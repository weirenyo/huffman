==> flow/design.v <==
module huffman(clk, reset, gray_valid, gray_data , CNT_valid, CNT1, CNT2, CNT3, CNT4, CNT5, CNT6, code_valid, HC1, HC2, HC3, HC4, HC5, HC6 , M1, M2, M3, M4, M5, M6);
input clk;
input reset;
input gray_valid;
input [7:0] gray_data;
output CNT_valid;
output reg [7:0] CNT1, CNT2, CNT3, CNT4, CNT5, CNT6;
output reg code_valid;
output reg [7:0] HC1, HC2, HC3, HC4, HC5, HC6; 	 
output reg [7:0] M1, M2, M3, M4, M5, M6; 		 
reg gray_valid_1T, gray_valid_2T;
reg [7:0] gray_data_1T;
reg [13:0] CNT1_temp, CNT2_temp, CNT3_temp, CNT4_temp, CNT5_temp, CNT6_temp;
reg [2:0] sort_con;
assign CNT_valid = ~gray_valid_1T & gray_valid_2T;
reg [2:0] comb_con;
reg first_sort;
reg hf_add_0_valid;
reg hf_add_1_valid;
reg [6:1] hf_add_0_data;
reg [6:1] hf_add_1_data;
reg [7:0] M1_sel;
reg [7:0] M2_sel;
reg [7:0] M3_sel;
reg [7:0] M4_sel;
reg [7:0] M5_sel;
reg [7:0] M6_sel;
reg [1:0] huffman_state;
always@(posedge clk, posedge reset)begin
	if(reset)begin
		gray_valid_1T <= 0;
		gray_valid_2T <= 0;
		gray_data_1T  <= 0;
	end else begin
		gray_valid_1T <= gray_valid;
		gray_valid_2T <= gray_valid_1T;
		gray_data_1T  <= gray_data;
	end
end
always@(posedge clk, posedge reset)begin
	if(reset)begin
		CNT1 <= 0;
		CNT2 <= 0;
		CNT3 <= 0;
		CNT4 <= 0;
		CNT5 <= 0;
		CNT6 <= 0;
	end else begin
		if(gray_valid_1T)begin
			case(gray_data_1T[2:0])
				3'd1: CNT1 <= CNT1 + 1;
				3'd2: CNT2 <= CNT2 + 1;
				3'd3: CNT3 <= CNT3 + 1;
				3'd4: CNT4 <= CNT4 + 1;
				3'd5: CNT5 <= CNT5 + 1;
				3'd6: CNT6 <= CNT6 + 1;
			endcase
		end
	end
end
always@(posedge clk, posedge reset)begin
	if(reset)begin
		CNT1_temp <= 0;
		CNT2_temp <= 0;
		CNT3_temp <= 0;
		CNT4_temp <= 0;
		CNT5_temp <= 0;
		CNT6_temp <= 0;
		sort_con  <= 0;
		comb_con  <= 0;
		code_valid <= 0;
		first_sort <= 0;
		huffman_state  <= 0;
		hf_add_0_valid <= 0;
		hf_add_1_valid <= 0;
		hf_add_0_data  <= 0;
		hf_add_1_data  <= 0;
	end else begin
		case(huffman_state)
			2'd0: begin
				if(CNT_valid)begin
					CNT1_temp  <= {6'b000001, CNT1};
					CNT2_temp  <= {6'b000010, CNT2};
					CNT3_temp  <= {6'b000100, CNT3};
					CNT4_temp  <= {6'b001000, CNT4};
					CNT5_temp  <= {6'b010000, CNT5};
					CNT6_temp  <= {6'b100000, CNT6};
					first_sort <= 1;
					huffman_state <= 2'd1;
				end
				code_valid <= 0;
			end
			2'd1: begin
				if(~sort_con[0])begin
					if( (CNT1_temp[7:0]>CNT2_temp[7:0]) | (CNT1_temp[7:0]==CNT2_temp[7:0] && CNT1_temp[13:8]<CNT2_temp[13:8] && first_sort) )begin
						CNT1_temp <= CNT2_temp;
						CNT2_temp <= CNT1_temp;
					end
					if( (CNT3_temp[7:0]>CNT4_temp[7:0]) | (CNT3_temp[7:0]==CNT4_temp[7:0] && CNT3_temp[13:8]<CNT4_temp[13:8] && first_sort) )begin
						CNT3_temp <= CNT4_temp;
						CNT4_temp <= CNT3_temp;
					end
					if( (CNT5_temp[7:0]>CNT6_temp[7:0]) | (CNT5_temp[7:0]==CNT6_temp[7:0] && CNT5_temp[13:8]<CNT6_temp[13:8] && first_sort) )begin
						CNT5_temp <= CNT6_temp;
						CNT6_temp <= CNT5_temp;
					end	
				end else begin
					if( (CNT2_temp[7:0]>CNT3_temp[7:0]) | (CNT2_temp[7:0]==CNT3_temp[7:0] && CNT2_temp[13:8]<CNT3_temp[13:8] && first_sort) )begin
						CNT2_temp <= CNT3_temp;
						CNT3_temp <= CNT2_temp;
					end
					if( (CNT4_temp[7:0]>CNT5_temp[7:0]) | (CNT4_temp[7:0]==CNT5_temp[7:0] && CNT4_temp[13:8]<CNT5_temp[13:8] && first_sort) )begin
						CNT4_temp <= CNT5_temp;
						CNT5_temp <= CNT4_temp;
					end
				end
				if(sort_con==5)begin
					sort_con <= 0;
					huffman_state <= 2'd2;
				end else begin
					sort_con <= sort_con + 1;
					huffman_state <= 2'd1;
				end
				hf_add_0_valid <= 0;
				hf_add_1_valid <= 0;
			end
			2'd2: begin
				first_sort <= 0;
				hf_add_0_valid <= 1;
				hf_add_1_valid <= 1;
				hf_add_0_data <= CNT2_temp[13:8];
				hf_add_1_data <= CNT1_temp[13:8];
				CNT1_temp <= CNT2_temp + CNT1_temp;
				CNT2_temp <= CNT3_temp;
				CNT3_temp <= CNT4_temp;
				CNT4_temp <= CNT5_temp;
				CNT5_temp <= CNT6_temp;
				CNT6_temp <= 14'h3fff;
				if(comb_con == 4)begin
					comb_con <= 0;
					huffman_state <= 2'd3;
				end else begin
					comb_con <= comb_con + 1;
					huffman_state <= 2'd1;
				end
			end
			2'd3: begin
				code_valid     <= 1;
				hf_add_0_valid <= 0;
				hf_add_1_valid <= 0;
				huffman_state  <= 2'd0;
			end
		endcase
	end
end
always@(posedge clk, posedge reset)begin
	if(reset)begin
		M1 <= 0; M2 <= 0; M3 <= 0; M4 <= 0; M5 <= 0; M6 <= 0;
		M1_sel <= 0; M2_sel <= 0; M3_sel <= 0; M4_sel<= 0; M5_sel <= 0; M6_sel <= 0;	
	end else begin
		if( (hf_add_0_valid & hf_add_0_data[1]) | (hf_add_1_valid & hf_add_1_data[1]) ) begin M1 <= (M1<<1) + 1; M1_sel <= M1_sel + 1; end
		if( (hf_add_0_valid & hf_add_0_data[2]) | (hf_add_1_valid & hf_add_1_data[2]) ) begin M2 <= (M2<<1) + 1; M2_sel <= M2_sel + 1; end
		if( (hf_add_0_valid & hf_add_0_data[3]) | (hf_add_1_valid & hf_add_1_data[3]) ) begin M3 <= (M3<<1) + 1; M3_sel <= M3_sel + 1; end
		if( (hf_add_0_valid & hf_add_0_data[4]) | (hf_add_1_valid & hf_add_1_data[4]) ) begin M4 <= (M4<<1) + 1; M4_sel <= M4_sel + 1; end
		if( (hf_add_0_valid & hf_add_0_data[5]) | (hf_add_1_valid & hf_add_1_data[5]) ) begin M5 <= (M5<<1) + 1; M5_sel <= M5_sel + 1; end
		if( (hf_add_0_valid & hf_add_0_data[6]) | (hf_add_1_valid & hf_add_1_data[6]) ) begin M6 <= (M6<<1) + 1; M6_sel <= M6_sel + 1; end
	end
end
always@(posedge clk, posedge reset)begin
	if(reset)begin
		HC1 <= 0; HC2 <= 0; HC3 <= 0; HC4 <= 0; HC5 <= 0; HC6 <= 0;
	end else begin
		if(hf_add_1_valid & hf_add_1_data[1]) HC1[M1_sel] <= 1;
		if(hf_add_1_valid & hf_add_1_data[2]) HC2[M2_sel] <= 1;
		if(hf_add_1_valid & hf_add_1_data[3]) HC3[M3_sel] <= 1;
		if(hf_add_1_valid & hf_add_1_data[4]) HC4[M4_sel] <= 1;
		if(hf_add_1_valid & hf_add_1_data[5]) HC5[M5_sel] <= 1;
		if(hf_add_1_valid & hf_add_1_data[6]) HC6[M6_sel] <= 1;
	end
end
endmodule
---- Reports on huffman ----
The steps from the RTL of huffman to its reports follow in flow order.
Line numbers count from 1 in the design file above.
Operators: Yosys type, input widths -> output width; for muxes data width and select width s.
Cell names lack the library's common part.
A cell with -- has no value.
design
  design top .............................. huffman
  clock ................................... clk
  cell library ............................ sky130hd
  corner .................................. tt_025C_1v80

---- Elaborated design ----
Yosys after proc, flatten, opt, wreduce and memory -nomap, before mapping. Memory bits, and registers merged into a memory's read port (data or address), are not among the register bits. Print and check cells are not counted. Equal cells are merged and count once.
word-level totals
  register bits ........................... 304
  input bits .............................. 11
  output and inout port bits .............. 146
  cells after elaboration ................. 221
cells by class
  $add $sub $neg .......................... 27
  order comparisons ....................... 10
  equal/unequal tests ..................... 25
  shift-type cells ........................ 6
  multiplexer cells ....................... 38
  bitwise operators ....................... 43
  reductions and logical operators ........ 31
operator list
  kind                   count
  $mux 14                22
  $pmux 14 s3            6
  $add 8x1->8 const B    18
  $shift 1x9->8 const A  6
  $neg 8->9              6
  $and 8x8->8            6
  $or 8x8->8             6
  $not 8->8              6
  $gt 8x8->1             5
  $eq 8x8->1             5
  $lt 6x6->1             5
  $reduce_and 4->1       6
  $reduce_and 2->1       8
  $eq 3x3->1 const B     5
  $ne 3x3->1 const B     5
  $add 14x14->14         1
  $and 1x1->1            13
  $or 1x1->1             11
  $logic_and 1x1->1      10
  $ne 2x2->1 const B     4
  $pmux 2 s4             1
  $reduce_bool 2->1      3
  $add 3x1->3 const B    2
  $eq 3x2->1 const B     2
  $mux 3                 2
  $pmux 1 s2             3
  $mux 2                 3
  $eq 2x2->1 const B     2
Other operator kinds: 8; their cells: 8.

---- Depth ----
Yosys ltp: most cells in a row. Word level: on the elaborated netlist, between registers, memories and ports. Mapped: between sequential cells and ports; inverters and the memories' decode and read muxes count.
logic depth
  word-level depth ........................ 7
  ABC_AREA ................................ 0
  gate-level depth with buffers ........... 10
  gate-level depth less buffers ........... 9

---- Synthesis result ----
Source: synth_stat.txt of the flow (Yosys; design flattened, memories mapped). It holds for the ABC_AREA given above (unset counts as 0); a run with the other value may have another netlist.
synthesis totals
  mapped cells ............................ 1699
  synthesis area .......................... 16692.3 um^2
  sequential part of the area ............. 7658.6 um^2
  flip-flops .............................. 306
  buffers ................................. 67
cell types
  type      count
  dfrtp_1   305
  ha_1      99
  nand2_1   274
  xnor2_1   77
  mux2i_1   64
  o21ai_0   103
  mux2_2    41
  inv_1     106
  a21oi_1   75
  a21o_1    31
  nand3_1   42
  xor2_1    23
  nand4_1   31
  nor2_1    51
  nand2b_1  28
  a22oi_1   22
  clkbuf_1  44
  o21bai_1  18
Other cell types: 66; their cells: 265.

---- Worst setup path after synthesis ----
Source: OpenSTA report_checks on the synthesized netlist (no wires, ideal clock, input and output delay 20% of the period each), path of least setup slack; recovery checks are left aside. Register names are those of the netlist, which keeps one name where synthesis merged equal registers.
timing path after synthesis
  path type ............................... register -> register
  start point ............................. register CNT2_temp[0]
  end point ............................... register CNT1_temp[10]
  period .................................. 2.69 ns
  time at the first pin ................... 0.000 ns
  data arrival time ....................... 2.255 ns
  setup slack ............................. 0.310 ns
  delay of the path ....................... 2.380 ns
  stages on the path ...................... 10
  period reached after synthesis .......... 2.38 ns
"delay of the path" is the arrival time less input delay plus setup time.
"stages on the path": output pins that drive a net of the path, with the launching flip-flop's if there is one; two outputs of one cell count as two.
"period reached after synthesis" = period - worst setup slack (recovery checks aside). The figure is calculated, with input and output delays left at 20% of the set period.
The rows between start and end are the longest chain of elaborated cells between them; the timing report does not say that the signal goes this way. Where chains are equally long, one stands for them.
A line is the first line of the expression or statement that the cell stems from. Yosys adds cells for indexed reads and writes and turns some case tables into memories.
At most two assigning lines are given for a register; there are more.
on the way, after synthesis
  path through ............................ dfrtp_1 -> ha_1 -> inv_1 -> fa_1 -> o21bai_1 -> nand2_1 -> a211oi_1 -> o21ai_0 -> a211o_1 -> mux2_2
  cells in the longest elaborated chain ... 7
  elaborated cells between the ends (all ways) .. 11
  source lines of those cells ............. 4
  classes of those cells .................. 1 x add/sub; 1 x compare; 2 x eq/ne; 3 x mux; 1 x logic; 3 x reduce/logical
RTL lines, path after synthesis
  element               RTL line  text
  start: declaration    13        reg [13:0] CNT1_temp, CNT2_temp, CNT3_temp, CNT4_temp, CNT5_temp, CNT6_temp;
  start: assignment     83        CNT2_temp <= {6'b000010, CNT2};
  start: assignment     97        CNT2_temp <= CNT1_temp;
  $eq 8x8->1            95        if( (CNT1_temp[7:0]>CNT2_temp[7:0]) | (CNT1_temp[7:0]==CNT2_temp[7:0] && CNT1_temp[13:8]<CNT2_temp[13:8] && fi ...
  $logic_and 1x1->1 x2  95
  $or 1x1->1            95
  $mux 14               95
  $mux 14               94        if(~sort_con[0])begin
  $pmux 14 s3           79        case(huffman_state)
  end: assignment       82        CNT1_temp <= {6'b000001, CNT1};
  end: assignment       96        CNT1_temp <= CNT2_temp;
  end: declaration      13

---- Worst path after layout ----
Path of least setup slack in the final report of job 1 (OpenROAD, finished layout, wires in). Where an end is a register, its clock arrival counts in the times.
timing path after layout
  path type ............................... register -> register
  start point ............................. register CNT5_temp[7]
  end point ............................... register CNT4_temp[8]
  period .................................. 3.92 ns
  time at the first pin ................... 0.55 ns
  data arrival time ....................... 3.80 ns
  setup slack ............................. 0.54 ns
  stages on the path ...................... 9
The rows between start and end are the longest chain of elaborated cells between them; the timing report does not say that the signal goes this way. Where chains are equally long, one stands for them.
At most two assigning lines are given for a register; there are more.
on the way, after layout
  path through ............................ dfrtp_1 -> inv_1 -> ha_1 -> nand4_1 -> a2111oi_0 -> and3_1 -> o21ai_1 -> a21oi_4 -> mux2_2
  cells in the longest elaborated chain ... 7
  elaborated cells between the ends (all ways) .. 10
  source lines of those cells ............. 3
  classes of those cells .................. 1 x compare; 2 x eq/ne; 3 x mux; 1 x logic; 3 x reduce/logical
RTL lines, path after layout
  element               RTL line  text
  start: declaration    13        reg [13:0] CNT1_temp, CNT2_temp, CNT3_temp, CNT4_temp, CNT5_temp, CNT6_temp;
  start: assignment     86        CNT5_temp <= {6'b010000, CNT5};
  start: assignment     104       CNT5_temp <= CNT6_temp;
  $eq 8x8->1            112       if( (CNT4_temp[7:0]>CNT5_temp[7:0]) | (CNT4_temp[7:0]==CNT5_temp[7:0] && CNT4_temp[13:8]<CNT5_temp[13:8] && fi ...
  $logic_and 1x1->1 x2  112
  $or 1x1->1            112
  $mux 14               112
  $mux 14               94        if(~sort_con[0])begin
  $pmux 14 s3           79        case(huffman_state)
  end: assignment       85        CNT4_temp <= {6'b001000, CNT4};
  end: assignment       101       CNT4_temp <= CNT3_temp;
  end: declaration      13

# Flow runs of huffman

Measured data: module huffman, platform sky130hd, 2 stored runs of the flow under differing settings, order arbitrary. Input and output delays are each 20% of the period that was set; the output load is 0.01 pF.
"achieved clock period (ns)" is the run's clock period less its worst setup slack. It is reckoned from that one timing run; input and output delays stay at 20% of the period that was set.
"worst setup path time (ns)" = time allowed to the worst setup path (clock period - input delay - output delay, where it has them) - its slack; a late launch clock adds to it, a late capture clock takes from it.
"finish__power__total": no workload was simulated; the value follows from the tool's default switching activity.

Flow files of job 1
==> flow/run.sh <==
#!/bin/bash
# the make line also repeats the synthesis and layout settings of config.mk as NAME=value (left out here)
make -C /OpenROAD-flow-scripts/flow DESIGN_CONFIG=/design/flow/config.mk WORK_HOME=/design/flow/orfs CLKGATE_MAP_FILE= finish
==> flow/config.mk <==
export PLATFORM = sky130hd
export DESIGN_NAME = huffman
export DESIGN_NICKNAME = huffman
export VERILOG_FILES = /design/flow/design.v
export SDC_FILE = /design/flow/constraint.sdc
export NUM_CORES = 4
export LEC_CHECK = 0
export CAP_MARGIN = 20
export CELL_PAD_IN_SITES_DETAIL_PLACEMENT = 2
export CELL_PAD_IN_SITES_GLOBAL_PLACEMENT = 1
export CORE_MARGIN = 2
export CORE_UTILIZATION = 48
export GPL_TIMING_DRIVEN = 1
export MIN_ROUTING_LAYER = met1
export PLACE_DENSITY_LB_ADDON = 0.09
export SETUP_SLACK_MARGIN = 0.09
export SLEW_MARGIN = 20
export TNS_END_PERCENT = 35
==> flow/constraint.sdc <==
create_clock -name core_clock -period 3.92 [get_ports {clk}]
set_input_delay 0.7840 -clock core_clock [delete_from_list [all_inputs] [get_ports {clk}]]
set_output_delay 0.7840 -clock core_clock [all_outputs]
set_load 0.01 [all_outputs]

report of job 1
yosys chip area after synthesis (um^2): 16692.3
finish__design__die__area: 36282.6
finish__design__instance__area__stdcell: 19824.0
finish__design__instance__utilization: 0.5767
finish__timing__setup__ws: 0.541
finish__timing__setup__tns: 0.000
finish__timing__hold__ws: 0.473
finish__power__total: 7.643e-03
achieved clock period (ns): 3.379
worst setup path time (ns): 3.38
worst setup path kind: register -> register

Flow files of job 2
==> flow/run.sh <==
#!/bin/bash
# the make line also repeats the synthesis and layout settings of config.mk as NAME=value (left out here)
make -C /OpenROAD-flow-scripts/flow DESIGN_CONFIG=/design/flow/config.mk WORK_HOME=/design/flow/orfs CLKGATE_MAP_FILE= finish
==> flow/config.mk <==
export PLATFORM = sky130hd
export DESIGN_NAME = huffman
export DESIGN_NICKNAME = huffman
export VERILOG_FILES = /design/flow/design.v
export SDC_FILE = /design/flow/constraint.sdc
export NUM_CORES = 4
export LEC_CHECK = 0
export CAP_MARGIN = 30
export CELL_PAD_IN_SITES_DETAIL_PLACEMENT = 0
export CELL_PAD_IN_SITES_GLOBAL_PLACEMENT = 3
export CORE_ASPECT_RATIO = 1.89
export CORE_MARGIN = 2
export CORE_UTILIZATION = 31
export CTS_CLUSTER_DIAMETER = 345
export PLACE_DENSITY_LB_ADDON = 0.06
export SETUP_SLACK_MARGIN = 0.48
export SLEW_MARGIN = 20
==> flow/constraint.sdc <==
create_clock -name core_clock -period 2.36 [get_ports {clk}]
set_input_delay 0.4720 -clock core_clock [delete_from_list [all_inputs] [get_ports {clk}]]
set_output_delay 0.4720 -clock core_clock [all_outputs]
set_load 0.01 [all_outputs]

report of job 2
yosys chip area after synthesis (um^2): 16692.3
finish__design__die__area: 55812.9
finish__design__instance__area__stdcell: 23596.4
finish__design__instance__utilization: 0.4404
finish__timing__setup__ws: 0.037
finish__timing__setup__tns: 0.000
finish__timing__hold__ws: 0.305
finish__power__total: 1.234e-02
achieved clock period (ns): 2.323
worst setup path time (ns): 2.32
worst setup path kind: register -> register
